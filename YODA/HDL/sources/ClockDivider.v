==> flow/design.v <==
`timescale 1ns / 1ps
module ClockDivider #(
    parameter reg_width = 16             
) (
    input clk,                           
    input [reg_width-1:0] divisor,       
    output div_clk                       
);
reg [reg_width-1:0] cnt = 0;             
assign div_clk = (cnt < (divisor - 1)/2) ? 1'b1 : 1'b0;  
always @(posedge clk) begin
    cnt <= (cnt < divisor - 1) ? cnt + 1 : 0;  
end
endmodule
module FixedClockDivider #(
    parameter divisor = 100000           
) (
    input clk,                           
    output div_clk                       
);
localparam cnt_width = $clog2(divisor);  
reg [cnt_width-1:0] cnt = 0;             
assign div_clk = (cnt < (divisor - 1)/2) ? 1'b1 : 1'b0;  
always @(posedge clk) begin
    cnt <= (cnt < divisor - 1) ? cnt + 1 : 0;  
end
endmodule
Reports on ClockDivider
The steps from the RTL of ClockDivider to its reports follow in flow order.
Lines are those of the file above, counted from 1.
Operators: Yosys type, input widths -> output width; for muxes data width and select width s.
{ "inputs": {"top": "ClockDivider", "clk_port": "clk", "library": "sky130hd", "lib_corner": "tt_025C_1v80"} }

Elaborated design
Counts by Yosys on the flattened word-level netlist (proc, flatten, opt, wreduce; memories kept). Register bits leave out memories and registers merged into their read ports (data or address); mux counts leave out enables and synchronous resets folded into registers. Print and check cells are left out. Cells with the same type and inputs are merged into one.
{ "bits": {"memories": 0, "wordCells": 6, "output_inout_bits": 1, "ramBits": 0, "latchBits": 0, "inputBits": 17, "clocked_rd_ports_x_width": 0, "register_bits": 16, "mem_bits_ro": 0} }
{ "classes": {"cmp": 2, "shifts": 0, "n_reduce_logical": 0, "equal": 0, "div": 0, "n_logic": 0, "multipliers": 0, "add_sub_neg": 2, "mux": 1} }
{ "op_table": {"columns": ["op", "count"], "rows": [
  ["$lt 16x32->1", 1],
  ["$lt 16x31->1", 1],
  ["$sub 16x1->17 const B", 1],
  ["$add 16x1->16 const B", 1],
  ["$mux 1", 1]
]} }

Logic depth
Longest topological path by Yosys (ltp), each cell counted once; first at word level (registers and memories cut), then after technology mapping (sequential cells cut; the memories' decode and read muxes count).
{ "depth": {"depth_word": 3, "abc_area": 0, "ltp_mapped": 14, "depth_no_buf": 13} }

Synthesis result
Yosys stat after the flow's synthesis: flattened, memories mapped to cells. It holds for the ABC_AREA given above (unset counts as 0); a run with the other value may have another netlist.
{ "synth_totals": {"ffs": 16, "buffers": 2, "mapped_area_um2": 1596.5, "cell_count": 183, "sequential_area_um2": 320.3} }
{ "types": {"columns": ["cell", "count", "area_total_um2"], "rows": [
  ["sky130_fd_sc_hd__ha_1", 27, 337.824],
  ["sky130_fd_sc_hd__dfxtp_1", 16, 320.307],
  ["sky130_fd_sc_hd__xnor2_1", 16, 140.134],
  ["sky130_fd_sc_hd__xor2_1", 10, 87.584],
  ["sky130_fd_sc_hd__a21oi_2", 9, 78.826],
  ["sky130_fd_sc_hd__nand3_1", 14, 70.067],
  ["sky130_fd_sc_hd__nor2_1", 15, 56.304],
  ["sky130_fd_sc_hd__a21oi_1", 11, 55.053],
  ["sky130_fd_sc_hd__a21o_1", 5, 37.536],
  ["sky130_fd_sc_hd__o21ai_0", 6, 30.029],
  ["sky130_fd_sc_hd__and3_1", 4, 25.024],
  ["sky130_fd_sc_hd__nor3_1", 5, 25.024],
  ["sky130_fd_sc_hd__nor4_1", 4, 25.024],
  ["sky130_fd_sc_hd__inv_1", 6, 22.522],
  ["sky130_fd_sc_hd__nand2_1", 6, 22.522],
  ["sky130_fd_sc_hd__buf_12", 1, 20.019],
  ["sky130_fd_sc_hd__o31a_4", 1, 17.517],
  ["sky130_fd_sc_hd__a21oi_4", 1, 16.266]
]} }
Other cell types: 24; their cells: 26.

Path before layout
Path of least setup slack by OpenSTA after synthesis, without wires, with an ideal clock, recovery checks aside; 20% of the period is set as input and as output delay. Where synthesis merged equal registers, the netlist keeps one of their names.
{ "synth_timing": {"path_type": "input -> output", "start": "in divisor[12]", "end": "out div_clk", "input_delay_ns": 0.786, "period_ns": 3.93, "path_stages": 10, "setup_slack_ns": 0.221, "t_first_pin_ns": 0.786, "arrival_time_ns": 2.923, "required_ns": 3.144, "path_buffers": 0, "delay_ns": 2.137, "output_delay_ns": 0.786, "period_less_setup_slack_ns": 3.709} }
"delay_ns" is the arrival time less input delay plus setup time.
A path that ends at an output port has no setup time.
"path_stages": output pins that drive a net of the path, with the launching flip-flop's if there is one; two outputs of one cell count as two.
"period_less_setup_slack_ns" is the clock period less the worst setup slack; recovery checks do not enter. This is arithmetic on one report: input and output delays are still those of the set period (20% each).
The rows between start and end are the longest chain of elaborated cells between them; the timing report does not say that the signal goes this way. Where chains are equally long, one stands for them.
Each line given opens the expression or statement behind the cell; cells for indexed reads and writes are added by Yosys, which also makes memories of some case tables.
{ "synth_between": {"cell_sequence": "sky130_fd_sc_hd__or4_4 > sky130_fd_sc_hd__or3_1 > sky130_fd_sc_hd__nor2_1 > sky130_fd_sc_hd__xnor2_1 > sky130_fd_sc_hd__ha_1 > sky130_fd_sc_hd__and4_1 > sky130_fd_sc_hd__a211oi_1 > sky130_fd_sc_hd__nand2_1 > sky130_fd_sc_hd__o2bb2ai_1 > sky130_fd_sc_hd__nor2_1", "elab_chain_len": 3, "cells_between": 3, "cone_classes": "1 x add/sub; 1 x compare; 1 x mux"} }
{ "synth_lines": {"columns": ["item", "line_no", "rtl"], "rows": [
  ["start, declared", 6, "input [reg_width-1:0] divisor,"],
  ["$sub 16x1->17", 10, "assign div_clk = (cnt < (divisor - 1)/2) ? 1'b1 : 1'b0;"],
  ["$lt 16x31->1", 10, null],
  ["$mux 1", 10, null],
  ["end, declared", 7, "output div_clk"]
]} }

Timing after layout
From the final timing report of flow run 1: the path of least setup slack in the routed layout; clock arrival at registers is part of the times.
{ "layout_timing": {"path_type": "input -> output", "start": "in divisor[10]", "end": "out div_clk", "required_ns": 2.41, "path_buffers": 2, "path_stages": 12, "arrival_time_ns": 2.91, "setup_slack_ns": -0.50, "output_delay_ns": 0.60, "period_ns": 3.01, "input_delay_ns": 0.60, "t_first_pin_ns": 0.60} }
The rows between start and end are the longest chain of elaborated cells between them; the timing report does not say that the signal goes this way. Where chains are equally long, one stands for them.
{ "layout_between": {"cell_sequence": "sky130_fd_sc_hd__buf_6 > sky130_fd_sc_hd__or4_4 > sky130_fd_sc_hd__or3_4 > sky130_fd_sc_hd__nor2_4 > sky130_fd_sc_hd__xnor2_2 > sky130_fd_sc_hd__ha_1 > sky130_fd_sc_hd__and4_4 > sky130_fd_sc_hd__and2_4 > sky130_fd_sc_hd__nand3_1 > sky130_fd_sc_hd__a22oi_2 > sky130_fd_sc_hd__nor2_1 > sky130_fd_sc_hd__buf_2", "elab_chain_len": 3, "cells_between": 3, "cone_classes": "1 x add/sub; 1 x compare; 1 x mux"} }
{ "layout_lines": {"columns": ["item", "line_no", "rtl"], "rows": [
  ["start, declared", 6, "input [reg_width-1:0] divisor,"],
  ["$sub 16x1->17", 10, "assign div_clk = (cnt < (divisor - 1)/2) ? 1'b1 : 1'b0;"],
  ["$lt 16x31->1", 10, null],
  ["$mux 1", 10, null],
  ["end, declared", 7, "output div_clk"]
]} }

Hand-over note for ClockDivider

Record of 2 stored runs of the RTL-to-layout flow on ClockDivider, platform sky130hd. The runs are unordered. Constraints: input delay and output delay 20% of the set period each, output load 0.01 pF.
"period_less_ws_ns": clock period set for the run, less the worst setup slack. It is reckoned from that one timing run; input and output delays stay at 20% of the period that was set.
"worst_path_allowed_less_slack_ns" means the part of the period allowed to the worst setup path (the constraints hold back 20% at inputs and 20% at outputs) less its slack; where the path has registers, the arrival times of their clocks count too.
By "power.total_mw" is meant OpenSTA's value without simulated activity: inputs other than the clock are taken to toggle once in ten clock periods, and the tool carries that through the logic.
[
  {
    "run": "flow run 1",
    "settings": { "period_ns": 3.01, "CORE_UTILIZATION": 22, "SETUP_SLACK_MARGIN": 0.59, "PLACE_DENSITY_LB_ADDON": 0.1, "CORE_ASPECT_RATIO": 0.52, "CORE_MARGIN": 9, "CTS_CLUSTER_DIAMETER": 244, "MIN_ROUTING_LAYER": "met1", "CAP_MARGIN": 20, "SLEW_MARGIN": 20 },
    "results": { "period_less_ws_ns": 3.508, "final_util_frac": 0.399, "ws_hold_ns": 0.515, "design_die_area_um2": 10813.2, "tns_setup_ns": -3.552, "fin_ws_ns": -0.498, "worst_path_allowed_less_slack_ns": 2.30, "path_kind": "input -> output", "ys_area_um2": 1596.5, "power.total_mw": 1.685, "post_route_stdcell_area_um2": 2682.6 }
  },
  {
    "run": "flow run 2",
    "settings": { "period_ns": 6.34, "CORE_UTILIZATION": 16, "PLACE_DENSITY_LB_ADDON": 0.06, "CORE_ASPECT_RATIO": 1.16, "ABC_AREA": 0, "GPL_TIMING_DRIVEN": 1, "SLEW_MARGIN": 20, "MIN_ROUTING_LAYER": "met1", "MAX_ROUTING_LAYER": "met4", "CAP_MARGIN": 20, "CORE_MARGIN": 2 },
    "results": { "tns_setup_ns": 0.000, "final_util_frac": 0.204, "period_less_ws_ns": 5.853, "fin_ws_ns": 0.487, "ws_hold_ns": 0.520, "worst_path_allowed_less_slack_ns": 3.32, "path_kind": "input -> output", "design_die_area_um2": 10795.3, "power.total_mw": 0.6402, "ys_area_um2": 1596.5, "post_route_stdcell_area_um2": 1990.7 }
  }
]

End of note.
